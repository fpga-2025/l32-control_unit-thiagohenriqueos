==> flow/design.v <==
module Control_Unit (
    input wire clk,
    input wire rst_n,
    input wire [6:0] instruction_opcode,
    output reg pc_write,
    output reg ir_write,
    output reg pc_source,
    output reg reg_write,
    output reg memory_read,
    output reg is_immediate,
    output reg memory_write,
    output reg pc_write_cond,
    output reg lorD,
    output reg memory_to_reg,
    output reg [1:0] aluop,
    output reg [1:0] alu_src_a,
    output reg [1:0] alu_src_b
);
    localparam FETCH      = 4'b0000;
    localparam DECODE     = 4'b0001;
    localparam MEMADR     = 4'b0010;
    localparam MEMREAD    = 4'b0011;
    localparam MEMWB      = 4'b0100;
    localparam MEMWRITE   = 4'b0101;
    localparam EXECUTER   = 4'b0110;
    localparam ALUWB      = 4'b0111;
    localparam EXECUTEI   = 4'b1000;
    localparam JAL        = 4'b1001;
    localparam BRANCH     = 4'b1010;
    localparam JALR       = 4'b1011;
    localparam AUIPC      = 4'b1100;
    localparam LUI        = 4'b1101;
    localparam JALR_PC    = 4'b1110;
    localparam LW      = 7'b0000011;
    localparam SW      = 7'b0100011;
    localparam RTYPE   = 7'b0110011;
    localparam ITYPE   = 7'b0010011;
    localparam JALI    = 7'b1101111;
    localparam BRANCHI = 7'b1100011;
    localparam JALRI   = 7'b1100111;
    localparam AUIPCI  = 7'b0010111;
    localparam LUII    = 7'b0110111;
    reg [3:0] state, next_state;
    always @(posedge clk or negedge rst_n) begin
        if (!rst_n)
            state <= FETCH;
        else
            state <= next_state;
    end
    always @(*) begin
        case (state)
            FETCH:      next_state = DECODE;
            DECODE: begin
                case (instruction_opcode)
                    LW:      next_state = MEMADR;
                    SW:      next_state = MEMADR;
                    RTYPE:   next_state = EXECUTER;
                    ITYPE:   next_state = EXECUTEI;
                    JALI:    next_state = JAL;
                    BRANCHI: next_state = BRANCH;
                    JALRI:   next_state = JALR;
                    AUIPCI:  next_state = AUIPC;
                    LUII:    next_state = LUI;
                    default: next_state = FETCH;
                endcase
            end
            MEMADR:   next_state = (instruction_opcode == LW) ? MEMREAD : MEMWRITE;
            MEMREAD:  next_state = MEMWB;
            MEMWB:    next_state = FETCH;
            MEMWRITE: next_state = FETCH;
            EXECUTER: next_state = ALUWB;
            EXECUTEI: next_state = ALUWB;
            ALUWB:    next_state = FETCH;
            JAL:      next_state = ALUWB;
            BRANCH:   next_state = FETCH;
            JALR:     next_state = JALR_PC;
            JALR_PC:  next_state = ALUWB;
            AUIPC:    next_state = ALUWB;
            LUI:      next_state = ALUWB;
            default:  next_state = FETCH;
        endcase
    end
    always @(*) begin
        {pc_write, ir_write, pc_source, reg_write, memory_read, is_immediate,
         memory_write, pc_write_cond, lorD, memory_to_reg, aluop,
         alu_src_a, alu_src_b} = 0;
        case (state)
            FETCH: begin
                memory_read   = 1;
                alu_src_a     = 2'b00;
                alu_src_b     = 2'b01;
                aluop         = 2'b00;
                ir_write      = 1;
                pc_write      = 1;
                pc_source     = 0;
            end
            DECODE: begin
                alu_src_a     = 2'b10;
                alu_src_b     = 2'b10;
                aluop         = 2'b00;
            end
            MEMADR: begin
                alu_src_a     = 2'b01;
                alu_src_b     = 2'b10;
                aluop         = 2'b00;
            end
            MEMREAD: begin
                memory_read   = 1;
                lorD          = 1;
            end
            MEMWB: begin
                reg_write     = 1;
                memory_to_reg = 2'b01;
            end
            MEMWRITE: begin
                memory_write  = 1;
                lorD          = 1;
            end
            EXECUTER: begin
                alu_src_a     = 2'b01;
                alu_src_b     = 2'b00;
                aluop         = 2'b10;
            end
            EXECUTEI: begin
                alu_src_a     = 2'b01;
                alu_src_b     = 2'b10;
                aluop         = 2'b10;
                is_immediate  = 1;
            end
            ALUWB: begin
                reg_write     = 1;
                memory_to_reg = 2'b00;
            end
            BRANCH: begin
                alu_src_a     = 2'b01;
                alu_src_b     = 2'b00;
                aluop         = 2'b01;
                pc_write_cond = 1;
                pc_source     = 1;
            end
            JAL: begin
                alu_src_a     = 2'b10;
                alu_src_b     = 2'b01;
                pc_write      = 1;
                pc_source     = 1;
                aluop         = 2'b00;
            end
            JALR: begin
                alu_src_a     = 2'b01;
                alu_src_b     = 2'b10;
                aluop         = 2'b00;
            end
            JALR_PC: begin
                pc_write      = 1;
                pc_source     = 1;
                alu_src_a     = 2'b10;
                alu_src_b     = 2'b01;
                is_immediate  = 1;
            end
            AUIPC: begin
                alu_src_a     = 2'b10;
                alu_src_b     = 2'b10;
                aluop         = 2'b00;
            end
            LUI: begin
                alu_src_a     = 2'b11;
                alu_src_b     = 2'b10;
                aluop         = 2'b00;
            end
        endcase
    end
endmodule
* Step by step through the tools: Control_Unit
What the tools print for Control_Unit, step after step.
Lines are those of the file above, counted from 1.
Cell names lack the library's common part.
The mark n/a stands for no value.
- Top module :: Control_Unit
- Clock input :: clk
- Standard-cell library :: sky130hd
- Library corner :: tt_025C_1v80

* Word-level counts
Counts by Yosys on the flattened word-level netlist (proc, flatten, opt, wreduce; memories kept). Register bits leave out memories and registers merged into their read ports (data or address); mux counts leave out enables and synchronous resets folded into registers. Print and check cells are left out. Cells with the same type and inputs are merged into one.
Yosys's memory passes give these memory sizes; they may raise the number of words (mostly to a power of two), join words into wider ones and drop unused or constant bits.
- Bits in registers :: 4
- Word-level cells :: 27
- Bits in read-only memories :: 256
- Memory cells :: 1
- Input port bits :: 9
** Memories
- (no name shown) :: depth 16, width 16, read ports 1, wr ports 0, RTL line 87 : case (state)
- Mux-type cells :: 3
- Equal/unequal tests :: 19
- Reduce/logical cells :: 3
** Operators by type and width (count)
- 4-bit case mux with 8-bit select :: 1
- 4-bit == test (second input constant) :: 6
- 4-bit case mux with 6-bit select :: 1
- 7-bit by 6-bit == test with 1-bit output (second input constant) :: 3
- 7-bit == test (second input constant) :: 3
- 7-bit by 5-bit == test with 1-bit output (second input constant) :: 2
- 4-bit by 2-bit == test with 1-bit output (second input constant) :: 2
- 7-bit by 2-bit == test with 1-bit output (second input constant) :: 1
- 6-bit OR reduction :: 1
- 4-bit by 1-bit == test with 1-bit output (second input constant) :: 1
- 4-bit by 3-bit == test with 1-bit output (second input constant) :: 1
- 4-bit logical NOT :: 1
- 3-bit two-way mux :: 1
- 2-bit OR reduction :: 1

* Longest topological paths
Yosys ltp: most cells in a row. Word level: on the elaborated netlist, between registers, memories and ports. Mapped: between sequential cells and ports; inverters and the memories' decode and read muxes count.
- Depth in word-level cells :: 4
- ABC_AREA :: 0
- Depth in mapped cells :: 7
- Gate-level depth less buffers :: 6

* After synthesis
Source: synth_stat.txt of the flow (Yosys; design flattened, memories mapped). It holds for the ABC_AREA given above (unset counts as 0); a run with the other value may have another netlist.
Totals and module areas in this step are rounded.
- Synthesis area :: 564.3 um^2
- Flip-flops :: 4
- Cells in the netlist :: 79
- Buffers :: 6
** Cell types
- dfrtp_1 :: count 4, total area 100.096 um^2
- ha_1 :: count 5, total area 62.56 um^2
- a21oi_1 :: count 7, total area 35.034 um^2
- nand2_1 :: count 8, total area 30.029 um^2
- nor3_1 :: count 5, total area 25.024 um^2
- o31ai_1 :: count 3, total area 22.522 um^2
- o21ai_0 :: count 4, total area 20.019 um^2
- nand2b_1 :: count 3, total area 18.768 um^2
- nor2_1 :: count 5, total area 18.768 um^2
- or3b_1 :: count 2, total area 17.517 um^2
- a21boi_0 :: count 2, total area 15.014 um^2
- buf_2 :: count 3, total area 15.014 um^2
- buf_4 :: count 2, total area 15.014 um^2
- nand3b_1 :: count 2, total area 15.014 um^2
- nand4_1 :: count 2, total area 12.512 um^2
- nor2b_1 :: count 2, total area 12.512 um^2
- inv_1 :: count 3, total area 11.261 um^2
- mux2_2 :: count 1, total area 11.261 um^2
Other cell types: 15; their cells: 16.

* Path before layout
Path of least setup slack by OpenSTA after synthesis, without wires, with an ideal clock, recovery checks aside; 20% of the period is set as input and as output delay. Where synthesis merged equal registers, the netlist keeps one of their names.
- Path kind :: reg2out
- From :: register state[1]
- To :: output alu_src_b[0]
- Path delay :: 1.347 ns
- Setup slack :: 0.605 ns
- External output delay :: 0.488 ns
- Arrival :: 1.347 ns
- Stages on the path :: 6
- Data required time :: 1.952 ns
- Period :: 2.44 ns
- Period reached after synthesis :: 1.835 ns
"path delay" is the arrival time less input delay plus setup time.
A path that ends at an output port has no setup time.
"stages on the path" counts driving pins, that of a launching flip-flop among them; a cell with two outputs on the path counts twice.
"period reached after synthesis" is the clock period less the worst setup slack; recovery checks do not enter. This is arithmetic on one report: input and output delays are still those of the set period (20% each).
Between the ends stands the longest chain of elaborated cells between them, by number of cells; it is not shown to be the way that was timed. Of several equally long chains one is given.
Each line given opens the expression or statement behind the cell; cells for indexed reads and writes are added by Yosys, which also makes memories of some case tables.
The chain passes a memory read, where the word-level depth is cut; so it can be longer than that depth.
- Cell sequence :: dfrtp_1 inv_1 ha_1 mux2i_1 o21ai_0 buf_4
- Cells in the longest elaborated chain :: 1
** Ends and longest elaborated chain, post-synthesis
- from (decl) :: RTL line 43 : reg [3:0] state, next_state;
- from (assign) :: RTL line 46 : state <= FETCH;
- from (assign) :: RTL line 48 : state <= next_state;
- memory 16 x 16 bit :: RTL line 87 : case (state)
- to (decl) :: RTL line 17 : output reg [1:0] alu_src_b

* Path in the finished layout
Path of least setup slack in the final report of job 1 (OpenROAD, finished layout, wires in). Where an end is a register, its clock arrival counts in the times.
- Path kind :: reg2out
- From :: register state[0]
- To :: output alu_src_a[0]
- External output delay :: 0.37 ns
- Arrival :: 1.41 ns
- Period :: 1.83 ns
- Stages on the path :: 6
- Data required time :: 1.46 ns
- Setup slack :: 0.05 ns
Between the ends stands the longest chain of elaborated cells between them, by number of cells; it is not shown to be the way that was timed. Of several equally long chains one is given.
The chain passes a memory read, where the word-level depth is cut; so it can be longer than that depth.
- Cell sequence :: dfrtp_2 ha_4 nand2_4 o21ai_2 mux2_4 buf_6
- Cells in the longest elaborated chain :: 1
** Ends and longest elaborated chain, after layout
- from (decl) :: RTL line 43 : reg [3:0] state, next_state;
- from (assign) :: RTL line 46 : state <= FETCH;
- from (assign) :: RTL line 48 : state <= next_state;
- memory 16 x 16 bit :: RTL line 87 : case (state)
- to (decl) :: RTL line 16 : output reg [1:0] alu_src_a,

Appendix: measured runs

Stored flow runs of Control_Unit (2 of them; Yosys, OpenROAD, sky130hd). They differ in their settings and are not a sequence. Constraints: input delay and output delay 20% of the set period each, output load 0.01 pF.
"time of the worst setup path": the worst setup path's part of the clock period (all of it between registers, 20% less for each end at a port) less its slack. A launch clock that arrives late makes it longer, a capture clock that arrives late makes it shorter.
By "power consumption" is meant OpenSTA's value without simulated activity: inputs other than the clock are taken to toggle once in ten clock periods, and the tool carries that through the logic.
The measured numbers are rounded.

** Job 1
- Settings :: period_ns=1.83; CORE_UTILIZATION=37; SETUP_SLACK_MARGIN=0.52; PLACE_DENSITY_LB_ADDON=0.17; HOLD_SLACK_MARGIN=0.08; CORE_ASPECT_RATIO=0.77; TNS_END_PERCENT=30; SLEW_MARGIN=0; CAP_MARGIN=20; CORE_MARGIN=2
- Area of the die :: 1856 um^2
- Post-route setup TNS :: 0.000 ns
- Utilization :: 0.769
- Time of the worst setup path :: 1.41 ns
- Worst path kind :: reg2out
- Power consumption :: 1.119 mW
- Yosys chip area after synthesis :: 564.3 um^2
- Worst setup slack after layout :: 0.051 ns

** Job 2
- Settings :: period_ns=1.69; CORE_UTILIZATION=36; SETUP_SLACK_MARGIN=0.32; PLACE_DENSITY_LB_ADDON=0.02; CORE_ASPECT_RATIO=0.99; ABC_AREA=0; CTS_CLUSTER_DIAMETER=139; MAX_ROUTING_LAYER=met5; CAP_MARGIN=20; CORE_MARGIN=2; SLEW_MARGIN=20
- Area of the die :: 1900 um^2
- Post-route setup TNS :: -0.033 ns
- Utilization :: 0.822
- Time of the worst setup path :: 1.37 ns
- Worst path kind :: reg2out
- Power consumption :: 1.335 mW
- Yosys chip area after synthesis :: 564.3 um^2
- Worst setup slack after layout :: -0.021 ns
